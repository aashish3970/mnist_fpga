==> flow/design.v <==
`timescale 1ns / 1ps
module acc(
OUT, clk, rst, din, b
    );
  output [21:0] OUT;
  input [19:0] din;
  input [7:0] b;  
  input clk, rst;
  reg [21:0] accReg, muxOut;
  reg [21:0] OUT;
  wire sel, en;
  wire [21:0] b_ext, sum;
  adder22 instaAdd22(sum,din, muxOut);
  acc_ctrl instaAccCtrl(en, sel, clk, rst);
  assign b_ext = {{14{b[7]}},b};  
  always @(posedge clk) begin
    if (rst) OUT<= 0;
     else if (en)
        OUT <= sum;
  end
  always @(posedge clk)
    accReg <= sum;
  always @(*) begin
      if (sel)
          muxOut = b_ext;
      else
          muxOut = accReg;
      end
 endmodule
`timescale 1ns / 1ps
module acc_ctrl(
    en,sel, clk, rst
    );
    output en, sel;
    input clk, rst;
    reg [1:0] c_state, n_state;
    parameter s1= 2'b00;
    parameter s2= 2'b01;
    parameter s3= 2'b10;
    parameter s4= 2'b11;
    always @(posedge clk) begin
    if (rst)
        c_state= s1;
    else
        c_state= n_state;
    end 
    always @(c_state) begin
        case(c_state)
            s1: n_state= s2;
            s2: n_state= s3;
            s3: n_state= s4;
            s4: n_state= s1;
        endcase
    end
    assign sel= (c_state==s1)? 1'b1: 1'b0;
    assign en= (c_state== s4)? 1'b1: 1'b0;
endmodule
`timescale 1ns / 1ps
module adder(out, a,b);
    parameter OUT_WIDTH= 1;
    parameter INP_WIDTH= 1;
    output signed [OUT_WIDTH-1:0] out; 
    input signed [INP_WIDTH-1:0] a;
    input signed [INP_WIDTH-1:0] b;
    assign out= a+b;
endmodule
`timescale 1ns / 1ps
module adder22(
    sum,a,b
    );
    output signed [21:0]sum;
    input signed [19:0] a;
    input signed [21:0] b;
    assign sum= a+b;
endmodule
`timescale 1ns / 1ps
module mac(sumOut,clk, pixelsIn, weightsIn);
    output [19:0] sumOut;
    input [127:0] pixelsIn;
    input [127:0] weightsIn;
    input clk;
    reg [127:0] pixels, weights;
    reg [19:0] sumOut;
    reg [135:0] s1reg;     
    wire [19:0] sum;
    wire [255:0]p; 
    wire [135:0] s1;  
    wire [71:0] s2;  
    wire [37:0] s3;  
    always @(posedge clk)
    begin
        pixels<= pixelsIn;
        weights<= weightsIn;
        s1reg <= s1;
        sumOut <= sum;
    end
    genvar multGen, addGen;
    generate
       for(multGen=0; multGen<=15 ;multGen=multGen+1)
        multiplier #(.OUT_WIDTH(16), .INP_WIDTH(8)) multInsta( p[(255-16*multGen):(255-16*multGen-15)],
                             pixels[(127-8*multGen):(127-8*multGen-7)],
                             weights[(127-8*multGen):(127-8*multGen-7)]
                            );      
    endgenerate
    generate
        for(addGen=0; addGen<=7; addGen=addGen+1)
        adder #(.OUT_WIDTH(17), .INP_WIDTH(16)) addInsta(s1[(135-17*addGen):(135-17*addGen-16)]  ,p[(255-2*16*addGen):(255-16*2*addGen-15)],p[(255-16*(2*addGen+1)):(255-16*(2*addGen+1)-15)]); 
    endgenerate
    adder #(.OUT_WIDTH(18), .INP_WIDTH(17)) adderInsta1(s2[71:54],s1reg[135:119],s1reg[118:102]);
    adder #(.OUT_WIDTH(18), .INP_WIDTH(17)) adderInsta2(s2[53:36],s1reg[101:85],s1reg[84:68]);
    adder #(.OUT_WIDTH(18), .INP_WIDTH(17)) adderInsta3(s2[35:18],s1reg[67:51],s1reg[50:34]);
    adder #(.OUT_WIDTH(18), .INP_WIDTH(17)) adderInsta4(s2[17:0],s1reg[33:17],s1reg[16:0]);
    adder #(.OUT_WIDTH(19), .INP_WIDTH(18)) adderInsta5(s3[37:19],s2[71:54],s2[53:36]);
    adder #(.OUT_WIDTH(19), .INP_WIDTH(18)) adderInsta6(s3[18:0],s2[35:18],s2[17:0]);
    adder #(.OUT_WIDTH(20), .INP_WIDTH(19)) adderInsta7(sum,s3[37:19],s3[18:0]);
endmodule
`timescale 1ns / 1ps
module mac_acc(
clk, rst, p,w,b,dout
    );
    input clk, rst;
    output [21:0] dout;
    input [7:0] b;
    input [127:0] p;
    input [127:0] w;
    wire [19:0]out;
    mac macInsta(out, clk, p,w);
    acc accInsta(dout, clk, rst, out, b);
endmodule
`timescale 1ns / 1ps
 module multiplier ( out, a,b );
    parameter OUT_WIDTH= 1;
    parameter INP_WIDTH= 1;
    output signed [OUT_WIDTH-1:0] out; 
    input signed [INP_WIDTH-1:0] a;
    input signed [INP_WIDTH-1:0] b;
    assign out= a*b;
endmodule
### Reports on mac_acc

The steps from the RTL of mac_acc to its reports follow in flow order.
Line numbers count from 1 in the design file above.
Library cell names are shortened.
Not given: n/a

| set-up | value |
|---|---|
| top module | mac_acc |
| clock | clk |
| library | sky130hd |
| library corner | tt_025C_1v80 |

### After elaboration

Counts by Yosys on the flattened word-level netlist (proc, flatten, opt, wreduce; memories kept). Register bits leave out memories and registers merged into their read ports (data or address); mux counts leave out enables and synchronous resets folded into registers. Print and check cells are left out. Cells with the same type and inputs are merged into one.

| operators by class | value |
|---|---|
| $add $sub $neg | 16 |
| $mul | 16 |
| divide/modulo/power cells | 0 |
| order comparisons | 0 |
| equal/unequal tests | 3 |
| shift-type cells | 0 |
| multiplexer cells | 4 |
| bitwise logic cells | 0 |
| reduce/logical cells | 1 |

Operator list:

| operator | count |
|---|---|
| multiplier 8 x 8 -> 16 bit | 16 |
| adder 16 x 16 -> 17 bit | 8 |
| adder 17 x 17 -> 18 bit | 4 |
| adder 18 x 18 -> 19 bit | 2 |
| adder 20 x 22 -> 22 bit | 1 |
| 2-to-1 mux 22 bit | 1 |
| adder 19 x 19 -> 20 bit | 1 |
| parallel mux 2 bit (select 4 bit) | 1 |
| equality test 2 bit (second input constant) | 2 |
| equality test 2 x 1 -> 1 bit (second input constant) | 1 |
| logical NOT 2 bit | 1 |
| 2-to-1 mux 1 bit | 2 |

| bit counts | value |
|---|---|
| register bits | 458 |
| bits in latches | 0 |
| bits in writable memories | 0 |
| ROM bits | 0 |
| clocked read ports x word width | 0 |
| memories | 0 |
| input bits | 266 |

### Logic depth

Depth = most cells in a row (Yosys ltp): at word level without a register or memory, in the mapped netlist without a sequential cell, where the memories' decode and read muxes count.

| depth | value |
|---|---|
| depth in word-level cells | 4 |
| ABC_AREA | 0 |
| depth in mapped cells | 22 |
| gate-level depth less buffers | 22 |

### After synthesis

The flow's flattened synthesis, as Yosys stat reports it; memories are mapped. The netlist is that of the ABC_AREA named above (0 if unset); the other value can give another one.
The area totals of this step are shown rounded.

Cell types:

| type | count | total area (um2) |
|---|---|---|
| fa_1 | 1,250 | 25,024 |
| dfxtp_1 | 460 | 9.21E+03 |
| ha_1 | 465 | 5,818.08 |
| inv_1 | 1,451 | 5.45E+03 |
| and2_1 | 616 | 3.85E+03 |
| xnor2_1 | 206 | 1,804.23 |
| nand2_1 | 331 | 1.24E+03 |
| nor2_1 | 174 | 653.126 |
| a21oi_1 | 99 | 495.475 |
| a21o_1 | 45 | 337.824 |
| xor2_1 | 35 | 306.544 |
| nand2b_1 | 46 | 287.776 |
| o21a_1 | 35 | 262.752 |
| o21ai_0 | 48 | 240.23 |
| mux2i_1 | 14 | 140.134 |
| nor2b_1 | 21 | 131.376 |
| nor3_1 | 23 | 115.11 |
| o21ai_1 | 16 | 80.077 |

Other cell types: 37; their cells: 146.

| synthesis totals | value |
|---|---|
| standard cells after synthesis | 5,481 |
| mapped area | 56,500 um2 |
| sequential area | 9,209 um2 |
| mapped flip-flops | 460 |
| buffers | 15 |

By module: a second synthesis without flattening, with its own total; a netlist apart from the flattened one above.

| second synthesis, totals | value |
|---|---|
| cell total of the unflattened synthesis | 6,982 |
| area total of the unflattened synthesis | 64,300 um2 |

Each row is one instance without its submodules.

Modules:

| module | instances | cells | area (um2) | sequential area (um2) |
|---|---|---|---|---|
| multiplier | 16 | 289 | 2,527 | 0.0 |
| mac | 1 | 412 | 8,248 | 8,248 |
| adder | 8 | 95 | 778.2 | 0.0 |
| adder | 4 | 125 | 968.4 | 0.0 |
| adder | 2 | 138 | 969.7 | 0.0 |
| acc | 1 | 134 | 1,489 | 880.8 |
| adder22 | 1 | 135 | 998.5 | 0.0 |
| adder | 1 | 133 | 972.2 | 0.0 |
| acc_ctrl | 1 | 8 | 112.6 | 80.1 |
| mac_acc | 1 | 0 | 0.0 | 0.0 |

### Worst setup path after synthesis

Source: OpenSTA report_checks on the synthesized netlist (no wires, ideal clock, input and output delay 20% of the period each), path of least setup slack; recovery checks are left aside. Register names are those of the netlist, which keeps one name where synthesis merged equal registers.

| path post-synthesis | value |
|---|---|
| path type | register -> register |
| start point | register macInsta.pixels[23] |
| end point | register macInsta.s1reg[33] |
| period | 8.1 ns |
| launch time at the first pin | 0.000 ns |
| arrival time | 5.527 ns |
| path slack | 2.501 ns |
| path delay | 5.599 ns |
| driving pins on the path | 20 |
| path buffers | 0 |
| period reached after synthesis | 5.599 ns |

"path delay" = arrival - input delay + setup time.
"driving pins on the path": output pins that drive a net of the path, with the launching flip-flop's if there is one; two outputs of one cell count as two.
"period reached after synthesis" = period - worst setup slack (recovery checks aside). The figure is calculated, with input and output delays left at 20% of the set period.
The rows between start and end are the longest chain of elaborated cells between them; the timing report does not say that the signal goes this way. Where chains are equally long, one stands for them.
Each line given opens the expression or statement behind the cell; cells for indexed reads and writes are added by Yosys, which also makes memories of some case tables.

| on the way, post-synthesis | value |
|---|---|
| cells stage by stage | dfxtp_1 > and2_1 > inv_1 > fa_1 > fa_1 > inv_1 > fa_1 > fa_1 > fa_1 > inv_1 > fa_1 > inv_1 > ha_1 > or2_2 > a21oi_1 > a21oi_1 > a311o_1 > a31o_1 > a21oi_1 > xnor2_1 |
| length of the longest elaborated chain | 2 |
| elaborated cells on any way between the ends | 2 |
| those cells by class | add/sub: 1; mul: 1 |

Ends and longest elaborated chain, post-synthesis:

| what | line | RTL |
|---|---|---|
| start: declaration | 82 | `reg [127:0] pixels, weights;` |
| start: assignment | 92 | `pixels<= pixelsIn;` |
| multiplier 8 x 8 -> 16 bit | 137 | `assign out= a*b;` |
| adder 16 x 16 -> 17 bit | 65 | `assign out= a+b;` |
| end: assignment | 94 | `s1reg <= s1;` |
| end: declaration | 84 | `reg [135:0] s1reg;` |

### Path in the finished layout

Path of least setup slack in the final report of flow run B (OpenROAD, finished layout, wires in). Where an end is a register, its clock arrival counts in the times.

| path after layout | value |
|---|---|
| path type | register -> register |
| start point | register macInsta.pixels[53] |
| end point | register macInsta.s1reg[67] |
| period | 4.77 ns |
| launch time at the first pin | 0.68 ns |
| arrival time | 5.93 ns |
| path slack | -0.54 ns |
| driving pins on the path | 19 |
| path buffers | 0 |

The rows between start and end are the longest chain of elaborated cells between them; the timing report does not say that the signal goes this way. Where chains are equally long, one stands for them.

| on the way, after layout | value |
|---|---|
| cells stage by stage | dfxtp_2 > and2_4 > fa_1 > inv_1 > fa_1 > inv_1 > fa_1 > fa_1 > fa_1 > inv_1 > fa_1 > inv_2 > ha_4 > or3_4 > o211ai_1 > nand3_1 > a31o_1 > a21oi_2 > xnor2_1 |
| length of the longest elaborated chain | 2 |
| elaborated cells on any way between the ends | 2 |
| those cells by class | add/sub: 1; mul: 1 |

Ends and longest elaborated chain, after layout:

| what | line | RTL |
|---|---|---|
| start: declaration | 82 | `reg [127:0] pixels, weights;` |
| start: assignment | 92 | `pixels<= pixelsIn;` |
| multiplier 8 x 8 -> 16 bit | 137 | `assign out= a*b;` |
| adder 16 x 16 -> 17 bit | 65 | `assign out= a+b;` |
| end: assignment | 94 | `s1reg <= s1;` |
| end: declaration | 84 | `reg [135:0] s1reg;` |

2 stored runs of mac_acc in the flow (synthesis by Yosys, layout by OpenROAD, sky130hd cells), in arbitrary order. Constraints: input delay and output delay 20% of the set period each, output load 0.01 pF.
"clock period reached": clock period set for the run, less the worst setup slack. It is reckoned from that one timing run; input and output delays stay at 20% of the period that was set.
"worst path time" = time allowed to the worst setup path (clock period - input delay - output delay, where it has them) - its slack; a late launch clock adds to it, a late capture clock takes from it.
Measured values are rounded.

## Flow run A

==> flow/run.sh <==
#!/bin/bash
# the make line also repeats the synthesis and layout settings of config.mk as NAME=value (left out here)
make -C /OpenROAD-flow-scripts/flow DESIGN_CONFIG=/design/flow/config.mk WORK_HOME=/design/flow/orfs CLKGATE_MAP_FILE= finish
==> flow/config.mk <==
export PLATFORM = sky130hd
export DESIGN_NAME = mac_acc
export DESIGN_NICKNAME = mac_acc
export VERILOG_FILES = /design/flow/design.v
export SDC_FILE = /design/flow/constraint.sdc
export NUM_CORES = 4
export LEC_CHECK = 0
export ABC_AREA = 0
export CAP_MARGIN = 20
export CELL_PAD_IN_SITES_DETAIL_PLACEMENT = 1
export CORE_ASPECT_RATIO = 1.0
export CORE_MARGIN = 5
export CORE_UTILIZATION = 70
export CTS_CLUSTER_DIAMETER = 321
export MAX_ROUTING_LAYER = met5
export MIN_ROUTING_LAYER = met2
export PLACE_DENSITY_LB_ADDON = 0.27
export SETUP_SLACK_MARGIN = -0.34
export SLEW_MARGIN = 40
==> flow/constraint.sdc <==
create_clock -name core_clock -period 6.01 [get_ports {clk}]
set_input_delay 1.2020 -clock core_clock [delete_from_list [all_inputs] [get_ports {clk}]]
set_output_delay 1.2020 -clock core_clock [all_outputs]
set_load 0.01 [all_outputs]

Flow run A: no results, placement failed with DPL-0033

## Flow run B

==> flow/run.sh <==
#!/bin/bash
# the make line also repeats the synthesis and layout settings of config.mk as NAME=value (left out here)
make -C /OpenROAD-flow-scripts/flow DESIGN_CONFIG=/design/flow/config.mk WORK_HOME=/design/flow/orfs CLKGATE_MAP_FILE= finish
==> flow/config.mk <==
export PLATFORM = sky130hd
export DESIGN_NAME = mac_acc
export DESIGN_NICKNAME = mac_acc
export VERILOG_FILES = /design/flow/design.v
export SDC_FILE = /design/flow/constraint.sdc
export NUM_CORES = 4
export LEC_CHECK = 0
export CAP_MARGIN = 20
export CORE_MARGIN = 5
export CORE_UTILIZATION = 46
export CTS_CLUSTER_SIZE = 27
export GPL_ROUTABILITY_DRIVEN = 0
export MAX_ROUTING_LAYER = met4
export SETUP_SLACK_MARGIN = 0.89
export SLEW_MARGIN = 0
==> flow/constraint.sdc <==
create_clock -name core_clock -period 4.77 [get_ports {clk}]
set_input_delay 0.9540 -clock core_clock [delete_from_list [all_inputs] [get_ports {clk}]]
set_output_delay 0.9540 -clock core_clock [all_outputs]
set_load 0.01 [all_outputs]

| result of flow run B | value |
|---|---|
| utilization after layout | 60.1 % |
| worst path time | 5.31 ns |
| worst setup path kind | register -> register |
| clock period reached | 5.308 ns |
| lowest hold slack | 0.443 ns |
| netlist area reported by Yosys | 56,500 um2 |
| setup slack of the worst path | -0.538 ns |
| die footprint | 129,900 um2 |
| standard-cell area after layout | 73,280 um2 |
| total negative setup slack | -17.55 ns |
